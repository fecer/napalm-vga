==> flow/design.v <==
`timescale 1 ns / 1 ns
module vga_640x480(pclk, reset, hsync, vsync, valid, h_cnt, v_cnt);
   input        pclk;
   input        reset;
   output       hsync;
   output       vsync;
   output       valid;
   output [16:0] h_cnt;
   output [16:0] v_cnt;
   parameter    h_frontporch = 95;
   parameter    h_active = 143;
   parameter    h_backporch = 783;
   parameter    h_total = 800;
   parameter    v_frontporch = 2;
   parameter    v_active = 35;
   parameter    v_backporch = 515;
   parameter    v_total = 525;
   reg [16:0]    x_cnt;
   reg [16:0]    y_cnt;
   wire         h_valid;
   wire         v_valid;
   always @(posedge reset or posedge pclk)
      if (reset == 1'b1) begin
         x_cnt <= 0;
      end
      else 
      begin
         if (x_cnt == h_total - 1)
            x_cnt <= 0;
         else
            x_cnt <= x_cnt + 1;
      end
   always @(posedge pclk)
      if (reset == 1'b1)
         y_cnt <= 0;
      else 
      begin
         if (y_cnt == (v_total - 1) & x_cnt == (h_total - 1))
            y_cnt <= 0;
         else if (x_cnt == (h_total - 1))
            y_cnt <= y_cnt + 1;
      end
   assign hsync = ((x_cnt >= h_frontporch)) ? 1'b1 : 
                  1'b0;
   assign vsync = ((y_cnt >= v_frontporch)) ? 1'b1 : 
                  1'b0;
   assign h_valid = ((x_cnt >= h_active) & (x_cnt < h_backporch)) ? 1'b1 : 
                    1'b0;
   assign v_valid = ((y_cnt >= v_active) & (y_cnt < v_backporch)) ? 1'b1 : 
                    1'b0;
   assign valid = ((h_valid == 1'b1) & (v_valid == 1'b1)) ? 1'b1 : 
                  1'b0;
   assign h_cnt = ((h_valid == 1'b1)) ? x_cnt - 17'd143 : 
                  {17'b1111_1111_1111_1111_1};
   assign v_cnt = ((v_valid == 1'b1)) ? y_cnt - 17'd36 : 
                  {17'b1111_1111_1111_1111_1};
endmodule
Tool chain data of vga_640x480:

The steps from the RTL of vga_640x480 to its reports follow in flow order.
Line numbers count from 1 in the design file above.
Operators: Yosys type, input widths -> output width; for muxes data width and select width s.
Library cell names are shortened.
A cell with - has no value.

* design top: vga_640x480
* clock: pclk
* library: sky130hd
* corner: tt_025C_1v80

Elaborated design:

Source: Yosys, flattened and elaborated, memories not mapped. Widths are those after wreduce. Registers that Yosys merges into a memory's read port (data or address) are not register bits. Print and check cells do not count. Equal cells are merged and count once.

* register bits: 34
* input bits: 2
* output and inout bits: 37
* elaborated cells: 27

* add/sub/neg operators: 4
* magnitude comparators: 6
* equal/unequal tests: 2
* mux-type cells: 8
* bitwise gates (word level): 4
* reduce/logical cells: 1

Operators with widths (number)
* $mux 17: 3
* $add 17x1->17 const B: 2
* $lt 17x10->1 const B: 2
* $eq 17x10->1 const B: 2
* $ge 17x2->1 const B: 1
* $sub 17x6->17 const B: 1
* $ge 17x6->1 const B: 1
* $ge 17x7->1 const B: 1
* $sub 17x8->17 const B: 1
* $ge 17x8->1 const B: 1
* $mux 1: 5
* $and 1x1->1: 4
* $reduce_or 2->1: 1

Logic depth:

Yosys ltp: most cells in a row. Word level: on the elaborated netlist, between registers, memories and ports. Mapped: between sequential cells and ports; inverters and the memories' decode and read muxes count.

* depth in word-level cells: 5
* ABC_AREA: 0
* depth in mapped cells: 8
* depth with buffers taken out: 6

Netlist:

Source: synth_stat.txt of the flow (Yosys; design flattened, memories mapped). It holds for the ABC_AREA given above (unset counts as 0); a run with the other value may have another netlist.
The area totals of this step are shown rounded.

Cells by type
* dfrtp_1: number 17, total area 425.408 µm²
* dfxtp_1: number 17, total area 340.326 µm²
* nand2_1: number 34, total area 127.622 µm²
* nand3_1: number 24, total area 120.115 µm²
* xnor2_1: number 12, total area 105.101 µm²
* nand4_1: number 15, total area 93.84 µm²
* a21oi_1: number 18, total area 90.086 µm²
* ha_1: number 7, total area 87.584 µm²
* xor2_1: number 9, total area 78.826 µm²
* and3_1: number 11, total area 68.816 µm²
* nor2_1: number 17, total area 63.811 µm²
* nor4_4: number 3, total area 63.811 µm²
* o21ai_0: number 10, total area 50.048 µm²
* inv_1: number 13, total area 48.797 µm²
* or4_1: number 6, total area 45.043 µm²
* and4_1: number 5, total area 43.792 µm²
* o32ai_1: number 5, total area 43.792 µm²
* a211oi_1: number 5, total area 37.536 µm²

Not listed: further types 31, cells in them 76.

* cells in the netlist: 304
* mapped area: 0.00247 mm²
* area of sequential cells: 0.000766 mm²
* mapped flip-flops: 34
* buffer cells: 22

Timing after synthesis:

Path of least setup slack by OpenSTA after synthesis, without wires, with an ideal clock, recovery checks aside; 20% of the period is set as input and as output delay. Where synthesis merged equal registers, the netlist keeps one of their names.

* path kind: register to output
* from: reg x_cnt[10]
* to: out h_cnt[12]
* period: 2.4 ns
* external output delay: 0.480 ns
* time at the first pin: 0.000 ns
* arrival time: 1.725 ns
* data required time: 1.920 ns
* setup slack: 0.195 ns
* path delay: 1.725 ns
* stages on the path: 6
* path buffers: 1
* synthesis period reached: 2.205 ns

"path delay" is the arrival time less input delay plus setup time.
A path that ends at an output port has no setup time.
"stages on the path" counts driving pins, that of a launching flip-flop among them; a cell with two outputs on the path counts twice.
"synthesis period reached" = period - worst setup slack (recovery checks aside). The figure is calculated, with input and output delays left at 20% of the set period.
The rows between start and end are the longest chain of elaborated cells between them; the timing report does not say that the signal goes this way. Where chains are equally long, one stands for them.
A line is the first line of the expression or statement that the cell stems from. Yosys adds cells for indexed reads and writes and turns some case tables into memories.
At most two assigning lines are given for a register; there are more.

* cells stage by stage: dfrtp_1 > nor4_4 > nor4b_1 > and4bb_2 > buf_6 > nand3b_1
* cells in the longest elaborated chain: 4
* elaborated cells between the ends (all ways): 6
* source lines of those cells: 2
* those cells by class: 1 x add/sub; 2 x compare; 2 x mux; 1 x logic

RTL lines, path after synthesis
* start: declaration: RTL line 18 `reg [16:0]    x_cnt;`
* start: assignment: RTL line 24 `x_cnt <= 0;`
* start: assignment: RTL line 31 `x_cnt <= x_cnt + 1;`
* $ge 17x8->1: RTL line 47 `assign h_valid = ((x_cnt >= h_active) & (x_cnt < h_backporch)) ? 1'b1 :`
* $and 1x1->1: RTL line 47
* $mux 1: RTL line 47
* $mux 17: RTL line 53 `assign h_cnt = ((h_valid == 1'b1)) ? x_cnt - 17'd143 :`
* end: declaration: RTL line 8 `output [16:0] h_cnt;`

Timing after layout:

Path of least setup slack in the final report of job 1 (OpenROAD, finished layout, wires in). Where an end is a register, its clock arrival counts in the times.

* path kind: register to output
* from: reg x_cnt[5]
* to: out h_cnt[9]
* period: 3.04 ns
* external output delay: 0.61 ns
* time at the first pin: 0.29 ns
* arrival time: 2.37 ns
* data required time: 2.43 ns
* setup slack: 0.06 ns
* stages on the path: 6
* path buffers: 1

The rows between start and end are the longest chain of elaborated cells between them; the timing report does not say that the signal goes this way. Where chains are equally long, one stands for them.
At most two assigning lines are given for a register; there are more.

* cells stage by stage: dfrtp_1 > nor3_2 > a21oi_1 > or3_1 > nand3_1 > clkdlybuf4s50_1
* cells in the longest elaborated chain: 4
* elaborated cells between the ends (all ways): 6
* source lines of those cells: 2
* those cells by class: 1 x add/sub; 2 x compare; 2 x mux; 1 x logic

RTL lines, path post-layout
* start: declaration: RTL line 18 `reg [16:0]    x_cnt;`
* start: assignment: RTL line 24 `x_cnt <= 0;`
* start: assignment: RTL line 31 `x_cnt <= x_cnt + 1;`
* $ge 17x8->1: RTL line 47 `assign h_valid = ((x_cnt >= h_active) & (x_cnt < h_backporch)) ? 1'b1 :`
* $and 1x1->1: RTL line 47
* $mux 1: RTL line 47
* $mux 17: RTL line 53 `assign h_cnt = ((h_valid == 1'b1)) ? x_cnt - 17'd143 :`
* end: declaration: RTL line 8 `output [16:0] h_cnt;`

Lab notebook: vga_640x480

Measured data: module vga_640x480, platform sky130hd, 2 stored runs of the flow under differing settings, order arbitrary. Input and output delays are each 20% of the period that was set; the output load is 0.01 pF.
"period reached" is the run's clock period less its worst setup slack. It is reckoned from that one timing run; input and output delays stay at 20% of the period that was set.
"time of the worst setup path" means the part of the period allowed to the worst setup path (the constraints hold back 20% at inputs and 20% at outputs) less its slack; where the path has registers, the arrival times of their clocks count too.
"total design power": no workload was simulated; the value follows from the tool's default switching activity.
Measured values are rounded.

### Job 1

==> flow/run.sh <==
#!/bin/bash
# the make line also repeats the synthesis and layout settings of config.mk as NAME=value (left out here)
make -C /OpenROAD-flow-scripts/flow DESIGN_CONFIG=/design/flow/config.mk WORK_HOME=/design/flow/orfs CLKGATE_MAP_FILE= finish
==> flow/config.mk <==
export PLATFORM = sky130hd
export DESIGN_NAME = vga_640x480
export DESIGN_NICKNAME = vga_640x480
export VERILOG_FILES = /design/flow/design.v
export SDC_FILE = /design/flow/constraint.sdc
export NUM_CORES = 4
export LEC_CHECK = 0
export CAP_MARGIN = 20
export CELL_PAD_IN_SITES_DETAIL_PLACEMENT = 1
export CORE_MARGIN = 3
export CORE_UTILIZATION = 26
export GPL_ROUTABILITY_DRIVEN = 0
export MIN_ROUTING_LAYER = met2
export SETUP_SLACK_MARGIN = 0.03
export SLEW_MARGIN = 20
export TNS_END_PERCENT = 50
==> flow/constraint.sdc <==
create_clock -name core_clock -period 3.04 [get_ports {pclk}]
set_input_delay 0.6080 -clock core_clock [delete_from_list [all_inputs] [get_ports {pclk}]]
set_output_delay 0.6080 -clock core_clock [all_outputs]
set_load 0.01 [all_outputs]

Results of job 1:
- Overall die area: 0.0107 mm²
- Lowest setup slack: 0.064 ns
- Time of the worst setup path: 2.37 ns
- Critical path kind: register to output
- Total design power: 803 uW
- Netlist area reported by Yosys: 0.00247 mm²
- Worst hold slack in the final report: 0.524 ns
- Total negative slack on setup checks: 0.000 ns
- Period reached: 2.976 ns
- Utilization in the final report: 37.3 %

### Job 2

==> flow/run.sh <==
#!/bin/bash
# the make line also repeats the synthesis and layout settings of config.mk as NAME=value (left out here)
make -C /OpenROAD-flow-scripts/flow DESIGN_CONFIG=/design/flow/config.mk WORK_HOME=/design/flow/orfs CLKGATE_MAP_FILE= finish
==> flow/config.mk <==
export PLATFORM = sky130hd
export DESIGN_NAME = vga_640x480
export DESIGN_NICKNAME = vga_640x480
export VERILOG_FILES = /design/flow/design.v
export SDC_FILE = /design/flow/constraint.sdc
export NUM_CORES = 4
export LEC_CHECK = 0
export CAP_MARGIN = 20
export CELL_PAD_IN_SITES_GLOBAL_PLACEMENT = 0
export CORE_ASPECT_RATIO = 1.98
export CORE_MARGIN = 2
export CORE_UTILIZATION = 31
export CTS_CLUSTER_DIAMETER = 173
export GPL_ROUTABILITY_DRIVEN = 1
export PLACE_DENSITY_LB_ADDON = 0.11
export SLEW_MARGIN = 20
==> flow/constraint.sdc <==
create_clock -name core_clock -period 1.38 [get_ports {pclk}]
set_input_delay 0.2760 -clock core_clock [delete_from_list [all_inputs] [get_ports {pclk}]]
set_output_delay 0.2760 -clock core_clock [all_outputs]
set_load 0.01 [all_outputs]

Results of job 2:
- Lowest setup slack: -1.04 ns
- Total negative slack on setup checks: -51.8 ns
- Netlist area reported by Yosys: 0.00247 mm²
- Overall die area: 0.00875 mm²
- Utilization in the final report: 65.4 %
- Time of the worst setup path: 2.14 ns
- Critical path kind: register to output
- Worst hold slack in the final report: 0.514 ns
- Period reached: 2.416 ns
- Total design power: 2200 uW
