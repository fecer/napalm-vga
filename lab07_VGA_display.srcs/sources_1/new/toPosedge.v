==> flow/design.v <==
`timescale 1ns / 1ps
module toPosedge(
    input clk,
    input rst_n,
    input  sig_in,
    output sig_out
    );
    reg prevSign;
	reg [99:0] cnt;
	reg [1:0] debounced, debounced_prev;
	always @(posedge clk) begin
	   if (rst_n) begin
	       cnt <= 0;
	       debounced <= 0; 
	       prevSign <= 0;
	   end
	   else 
	   begin 
	       prevSign <= sig_in;
           if (sig_in == prevSign) begin
               cnt <= cnt + 1;
            end 
            else 
            begin
               cnt <= 0;
            end
            if (cnt >= 100'd1024) begin
               debounced <= {1'b0, sig_in};
            end
            else begin
               debounced <= 2'b10;
            end
            debounced_prev <= debounced;
	    end
	 end
	assign sig_out = debounced == 2'b0 & debounced_prev == 2'b01;
endmodule
# From RTL to reports: toPosedge
# What the tools print for toPosedge, step after step.
# Line numbers count from 1 in the design file above.
# Cell names lack the library's common part.
design:
  top: "toPosedge"
  clock_port: "clk"
  library: "sky130hd"
  corner: "tt_025C_1v80"

# After elaboration
# Source: Yosys, flattened and elaborated, memories not mapped. Widths are those after wreduce. Registers that Yosys merges into a memory's read port (data or address) are not register bits. Print and check cells do not count. Equal cells are merged and count once.
word_totals:
  regBits: 105
  output_inout_bits: 1
  word_cells: 16
classes:
  add_sub_neg: 1
  compare: 1
  eq_ne: 2
  muxes: 1
  bitwise: 3
  n_reduce_logical: 3
ops:
  columns: ["operator", "n"]
  rows:
  - ["100-bit by 1-bit adder with 100-bit output with constant B", 1]
  - ["100-bit by 11-bit >= comparator with 1-bit output with constant B", 1]
  - ["2-bit OR reduction", 2]
  - ["1-bit inverter", 2]
  - ["2-bit by 1-bit == test with 1-bit output with constant B", 1]
  - ["2-bit logical NOT", 1]
  - ["2-bit 2-to-1 mux", 1]
  - ["1-bit == test", 1]
  - ["1-bit bitwise AND", 1]

# Depth
# Depth = most cells in a row (Yosys ltp): at word level without a register or memory, in the mapped netlist without a sequential cell, where the memories' decode and read muxes count.
depth:
  word_depth: 3
  abc_area: 0
  depth_mapped: 8
  ltp_nobuf: 6

# After synthesis
# Source: synth_stat.txt of the flow (Yosys; design flattened, memories mapped). It holds for the ABC_AREA given above (unset counts as 0); a run with the other value may have another netlist.
synth_totals:
  cell_count: 653
  synth_area_um2: 5382.7
  seq_area_um2: 2122.0
  ff_cells: 105
  buffers: 31
by_type:
  columns: ["cell_type", "n", "type_area_um2"]
  rows:
  - ["dfxtp_1", 103, 2.06E+03]
  - ["or4_1", 49, 367.853]
  - ["nand4_1", 55, 344.08]
  - ["o31ai_1", 45, 337.824]
  - ["a21oi_1", 61, 305.293]
  - ["nand3_1", 42, 210.202]
  - ["nor2_1", 54, 202.694]
  - ["nor4_1", 29, 181.424]
  - ["xor2_1", 19, 166.41]
  - ["nand2_1", 41, 153.898]
  - ["xnor2_1", 16, 140.134]
  - ["or3_1", 19, 118.864]
  - ["clkbuf_1", 26, 97.594]
  - ["inv_1", 19, 71.318]
  - ["and4_1", 8, 70.067]
  - ["o21ai_0", 14, 70.067]
  - ["nor4_4", 3, 63.811]
  - ["edfxtp_1", 2, 60.058]
# Other cell types: 17; their cells: 48.

# Path before layout
# Source: OpenSTA report_checks on the synthesized netlist (no wires, ideal clock, input and output delay 20% of the period each), path of least setup slack; recovery checks are left aside. Register names are those of the netlist, which keeps one name where synthesis merged equal registers.
synth_path:
  path_kind: "register to register"
  start: "register cnt[0]"
  end: "register cnt[96]"
  clock_period_ns: 2.53
  t_first_pin_ns: 0.000
  t_arrival_ns: 2.078
  required_time_ns: 2.460
  setup_slack_ns: 0.382
  delay_ns: 2.148
  stages: 8
  period_less_setup_slack_ns: 2.148
# "delay_ns" is the arrival time less input delay plus setup time.
# "stages": output pins that drive a net of the path, with the launching flip-flop's if there is one; two outputs of one cell count as two.
# "period_less_setup_slack_ns" is the clock period less the worst setup slack; recovery checks do not enter. This is arithmetic on one report: input and output delays are still those of the set period (20% each).
# The rows between start and end are the longest chain of elaborated cells between them; the timing report does not say that the signal goes this way. Where chains are equally long, one stands for them.
# A line is the first line of the expression or statement that the cell stems from. Yosys adds cells for indexed reads and writes and turns some case tables into memories.
# A register here has more assigning lines than the two given.
synth_via:
  cell_sequence: "dfxtp_1 > ha_1 > nand4_1 > nor3_4 > nand4_1 > buf_2 > or4_1 > a21oi_1"
  elab_chain_cells: 1
  cells_between: 1
  lines_between: 1
  cone_classes: "add/sub (1)"
synth_rtl:
  columns: ["element", "line_no", "source"]
  rows:
  - ["start: declaration", 9, "reg [99:0] cnt;"]
  - ["start: assignment", 13, "cnt <= 0;"]
  - ["start: assignment", 21, "cnt <= cnt + 1;"]
  - ["100-bit by 1-bit adder with 100-bit output", 21, null]
  - ["end: assignment", 21, null]
  - ["end: assignment", 25, "cnt <= 0;"]
  - ["end: declaration", 9, null]

# Worst path after layout
# From the final timing report of run 1: the path of least setup slack in the routed layout; clock arrival at registers is part of the times.
layout_path:
  path_kind: "register to register"
  start: "register cnt[0]"
  end: "register cnt[66]"
  clock_period_ns: 3.83
  t_first_pin_ns: 0.35
  t_arrival_ns: 3.27
  required_time_ns: 4.11
  setup_slack_ns: 0.83
  stages: 7
# The rows between start and end are the longest chain of elaborated cells between them; the timing report does not say that the signal goes this way. Where chains are equally long, one stands for them.
# A register here has more assigning lines than the two given.
layout_via:
  cell_sequence: "dfxtp_1 > ha_1 > nand4_1 > nor3_4 > nand4_1 > or4_1 > a21oi_1"
  elab_chain_cells: 1
  cells_between: 1
  lines_between: 1
  cone_classes: "add/sub (1)"
layout_rtl:
  columns: ["element", "line_no", "source"]
  rows:
  - ["start: declaration", 9, "reg [99:0] cnt;"]
  - ["start: assignment", 13, "cnt <= 0;"]
  - ["start: assignment", 21, "cnt <= cnt + 1;"]
  - ["100-bit by 1-bit adder with 100-bit output", 21, null]
  - ["end: assignment", 21, null]
  - ["end: assignment", 25, "cnt <= 0;"]
  - ["end: declaration", 9, null]

FLOW RESULTS
============

Stored flow runs of toPosedge (2 of them; Yosys, OpenROAD, sky130hd). They differ in their settings and are not a sequence. Constraints: input delay and output delay 20% of the set period each, output load 0.01 pF.
"achieved_period_ns" means the clock period less the worst setup slack. The figure is calculated, with input and output delays left at 20% of the set period.
By "worst_path_ns" is meant the share of the clock period that the worst setup path is allowed (20% is reserved at inputs, 20% at outputs), minus its slack. Clock arrival times at its registers enter into it.
"total_power_mw" is the tool's figure for a default switching activity; nothing was simulated.

--- run 1 ---
==> flow/run.sh <==
#!/bin/bash
# the make line also repeats the synthesis and layout settings of config.mk as NAME=value (left out here)
make -C /OpenROAD-flow-scripts/flow DESIGN_CONFIG=/design/flow/config.mk WORK_HOME=/design/flow/orfs CLKGATE_MAP_FILE= finish
==> flow/config.mk <==
export PLATFORM = sky130hd
export DESIGN_NAME = toPosedge
export DESIGN_NICKNAME = toPosedge
export VERILOG_FILES = /design/flow/design.v
export SDC_FILE = /design/flow/constraint.sdc
export NUM_CORES = 4
export LEC_CHECK = 0
export CAP_MARGIN = 20
export CELL_PAD_IN_SITES_GLOBAL_PLACEMENT = 1
export CORE_ASPECT_RATIO = 1.49
export CORE_MARGIN = 10
export CORE_UTILIZATION = 41
export CTS_CLUSTER_SIZE = 57
export PLACE_DENSITY = 0.76
export SETUP_SLACK_MARGIN = 0.11
export SLEW_MARGIN = 5
export TNS_END_PERCENT = 70
==> flow/constraint.sdc <==
create_clock -name core_clock -period 3.83 [get_ports {clk}]
set_input_delay 0.7660 -clock core_clock [delete_from_list [all_inputs] [get_ports {clk}]]
set_output_delay 0.7660 -clock core_clock [all_outputs]
set_load 0.01 [all_outputs]

==> results, as YAML <==
results:
  finalCellArea_um2: 5860.6
  final_setup_tns_ns: 0.000
  total_power_mw: 2.041
  achieved_period_ns: 2.997
  final_setup_ws_ns: 0.833
  synthArea_um2: 5382.7
  final_util_pct: 45.2
  die_footprint_um2: 18202.5
  hold_ws_ns: 0.444
  worst_path_ns: 3.00
  critical_path_kind: "register to register"

--- run 2 ---
==> flow/run.sh <==
#!/bin/bash
# the make line also repeats the synthesis and layout settings of config.mk as NAME=value (left out here)
make -C /OpenROAD-flow-scripts/flow DESIGN_CONFIG=/design/flow/config.mk WORK_HOME=/design/flow/orfs CLKGATE_MAP_FILE= finish
==> flow/config.mk <==
export PLATFORM = sky130hd
export DESIGN_NAME = toPosedge
export DESIGN_NICKNAME = toPosedge
export VERILOG_FILES = /design/flow/design.v
export SDC_FILE = /design/flow/constraint.sdc
export NUM_CORES = 4
export LEC_CHECK = 0
export CAP_MARGIN = 20
export CORE_MARGIN = 2
export CORE_UTILIZATION = 40
export SETUP_SLACK_MARGIN = 0.14
export SLEW_MARGIN = 20
==> flow/constraint.sdc <==
create_clock -name core_clock -period 2.44 [get_ports {clk}]
set_input_delay 0.4880 -clock core_clock [delete_from_list [all_inputs] [get_ports {clk}]]
set_output_delay 0.4880 -clock core_clock [all_outputs]
set_load 0.01 [all_outputs]

==> results, as YAML <==
results:
  finalCellArea_um2: 6286.0
  final_setup_tns_ns: 0.000
  total_power_mw: 3.146
  achieved_period_ns: 2.261
  final_setup_ws_ns: 0.179
  synthArea_um2: 5382.7
  final_util_pct: 47.7
  die_footprint_um2: 14400.0
  hold_ws_ns: 0.442
  worst_path_ns: 2.26
  critical_path_kind: "register to register"
